==> flow/design.v <==
module Fetcher (
    input wire clk,                 
    input wire reset,               
    input wire [31:0] branch_target,  
    input wire branch_taken,        
    output reg [31:0] pc,           
    output wire [31:0] instruction,  
    output reg [31:0] address,      
    output reg read                 
);
    always @(posedge clk or posedge reset) begin
        if (reset) begin
            pc <= 32'b0;  
        end else if (branch_taken) begin
            pc <= branch_target;  
        end else begin
            pc <= pc + 4;  
        end
    end
    always @(posedge clk or posedge reset) begin
        if (reset) begin
            address <= 32'b0;  
            read <= 1'b0;      
        end else begin
            address <= pc;     
            read <= 1'b1;      
        end
    end
endmodule
[From RTL to reports: Fetcher]
Tool output for the design above, in the order of the flow.
Line numbers count from 1 in the design file above.
Operators: Yosys type, input widths -> output width; for muxes data width and select width s.
Library cell names are shortened.
Not given: n/a
Set-up
  top module: Fetcher
  clock input: clk
  standard-cell library: sky130hd
  library corner: tt_025C_1v80

[Word-level counts]
Yosys after proc, flatten, opt, wreduce and memory -nomap, before mapping. Enables and synchronous resets that opt folds into registers are not counted as muxes. Memory bits, and registers merged into a memory's read port (data or address), are not among the register bits. Print and check cells are not counted. Equal cells are merged and count once.
Bit counts
  flip-flop bits (word level): 65
  input port bits: 35
  output and inout port bits: 97
  word-level cells: 5
Operators by class
  $add $sub $neg: 1
  multiplexer cells: 1
Operator list (number)
  $add 32x3->32 const B: 1
  $mux 32: 1

[Depth]
Longest topological path by Yosys (ltp), each cell counted once; first at word level (registers and memories cut), then after technology mapping (sequential cells cut; the memories' decode and read muxes count).
Logic depth
  depth after elaboration: 2
  ABC_AREA: 1
  mapped depth: 9
  depth with buffers taken out: 9

[Synthesis result]
Source: synth_stat.txt of the flow (Yosys; design flattened, memories mapped). It holds for the ABC_AREA given above (unset counts as 0); a run with the other value may have another netlist.
Synthesis totals
  cell count: 376
  synthesis area: 0.0030892 mm²
  sequential part of the area: 0.0016266 mm²
  mapped flip-flops: 65
  buffers: 39
Cell types
  dfrtp_1: number 65, total area 1626.56 µm²
  nand2_1: number 136, total area 510.49 µm²
  buf_4: number 32, total area 240.23 µm²
  nand3_1: number 30, total area 150.144 µm²
  nor2_1: number 40, total area 150.144 µm²
  inv_1: number 24, total area 90.086 µm²
  nor2_4: number 7, total area 78.826 µm²
  o21ai_0: number 9, total area 45.043 µm²
  xor2_1: number 3, total area 26.275 µm²
  nand2_2: number 4, total area 25.024 µm²
  a21oi_1: number 4, total area 20.019 µm²
  and2_1: number 3, total area 18.768 µm²
  clkbuf_1: number 5, total area 18.768 µm²
  nor2_2: number 3, total area 18.768 µm²
  ha_1: number 1, total area 12.512 µm²
  or2_2: number 2, total area 12.512 µm²
  nand2_4: number 1, total area 11.261 µm²
  buf_2: number 2, total area 10.01 µm²
Other cell types: 4; their cells: 5.

[Timing after synthesis]
Source: OpenSTA report_checks on the synthesized netlist (no wires, ideal clock, input and output delay 20% of the period each), path of least setup slack; recovery checks are left aside. Register names are those of the netlist, which keeps one name where synthesis merged equal registers.
Path post-synthesis
  path type: register to register
  start point: register pc[2]
  end point: register pc[14]
  period: 1990 ps
  library setup time: 117 ps
  time at the first pin: 0 ps
  data arrival time: 1322 ps
  required time: 1873 ps
  setup slack: 551 ps
  path delay: 1439 ps
  stages on the path: 9
  buffers on the path: 0
  period reached after synthesis: 1439 ps
"path delay" = arrival - input delay + setup time.
"stages on the path" counts driving pins, that of a launching flip-flop among them; a cell with two outputs on the path counts twice.
"period reached after synthesis" = period - worst setup slack (recovery checks aside). The figure is calculated, with input and output delays left at 20% of the set period.
The rows between start and end are the longest chain of elaborated cells between them; the timing report does not say that the signal goes this way. Where chains are equally long, one stands for them.
Each line given opens the expression or statement behind the cell; cells for indexed reads and writes are added by Yosys, which also makes memories of some case tables.
A register here has more assigning lines than the two given.
On the way, post-synthesis
  path through: dfrtp_1 -> ha_1 -> nand2_2 -> nor2_4 -> nand2_4 -> nor2_2 -> or2_2 -> nand3_1 -> nand2_1
  cells in the longest elaborated chain: 2
  elaborated cells between the ends (all ways): 2
  RTL lines with such cells: 2
  classes of those cells: add/sub (1); mux (1)
Ends and longest elaborated chain, post-synthesis
  start, declared: RTL line 6  | output reg [31:0] pc,
  start, assigned: RTL line 15
  start, assigned: RTL line 17  | pc <= pc + 4;
  $add 32x3->32: RTL line 17
  $mux 32: RTL line 14  | end else if (branch_taken) begin
  end, assigned: RTL line 15
  end, assigned: RTL line 17
  end, declared: RTL line 6

[Worst path after layout]
From the final timing report of run A: the path of least setup slack in the routed layout; clock arrival at registers is part of the times.
The path's times are printed in steps of 10 ps; the period is the one set.
Path after layout
  path type: register to output
  start point: register pc[15]
  end point: output port pc[15]
  period: 2420 ps
  external output delay: 480 ps
  time at the first pin: 330 ps
  data arrival time: 1390 ps
  required time: 1940 ps
  setup slack: 540 ps
  stages on the path: 2
  buffers on the path: 1
A register here has more assigning lines than the two given.
On the way, after layout
  path through: dfrtp_1 -> clkdlybuf4s50_1
  cells in the longest elaborated chain: 0
  elaborated cells between the ends (all ways): 0
  RTL lines with such cells: 0
Ends and longest elaborated chain, after layout
  start, declared: RTL line 6  | output reg [31:0] pc,
  start, assigned: RTL line 15
  start, assigned: RTL line 17  | pc <= pc + 4;
  end, declared: RTL line 6

## Implementation results

Design Fetcher on sky130hd. What follows are 2 stored runs of the flow, each under its own settings; their order means nothing. The constraints put input and output delay at 20% of the set period each and load the outputs with 0.01 pF.
"clock period achieved" means the clock period less the worst setup slack. The figure is calculated, with input and output delays left at 20% of the set period.
"total power after layout" rests on the timing tool's default activity at the inputs, not on a simulated workload.

==> run A: settings <==
{ "period_ns": 2.42, "CORE_UTILIZATION": 46, "SETUP_SLACK_MARGIN": -0.07, "ABC_AREA": 1, "CAP_MARGIN": 35, "MIN_ROUTING_LAYER": "met1", "MAX_ROUTING_LAYER": "met4", "CORE_MARGIN": 2, "SLEW_MARGIN": 20 }
==> run A: results <==
Yosys chip area after synthesis: 0.0030892 mm²
area inside the die boundary: 0.0073874 mm²
standard-cell area after layout: 0.0042478 mm²
setup slack of the worst path: 541 ps
total power after layout: 2696 uW
clock period achieved: 1879 ps

==> run B: settings <==
{ "period_ns": 1.17, "CORE_UTILIZATION": 50, "SETUP_SLACK_MARGIN": -0.03, "PLACE_DENSITY": 0.52, "CORE_ASPECT_RATIO": 0.67, "CAP_MARGIN": 5, "MIN_ROUTING_LAYER": "met1", "MAX_ROUTING_LAYER": "met5", "CORE_MARGIN": 2, "SLEW_MARGIN": 20 }
==> run B: results <==
Yosys chip area after synthesis: 0.0028915 mm²
area inside the die boundary: 0.0064195 mm²
standard-cell area after layout: 0.0050974 mm²
setup slack of the worst path: -609 ps
total power after layout: 6369 uW
clock period achieved: 1779 ps
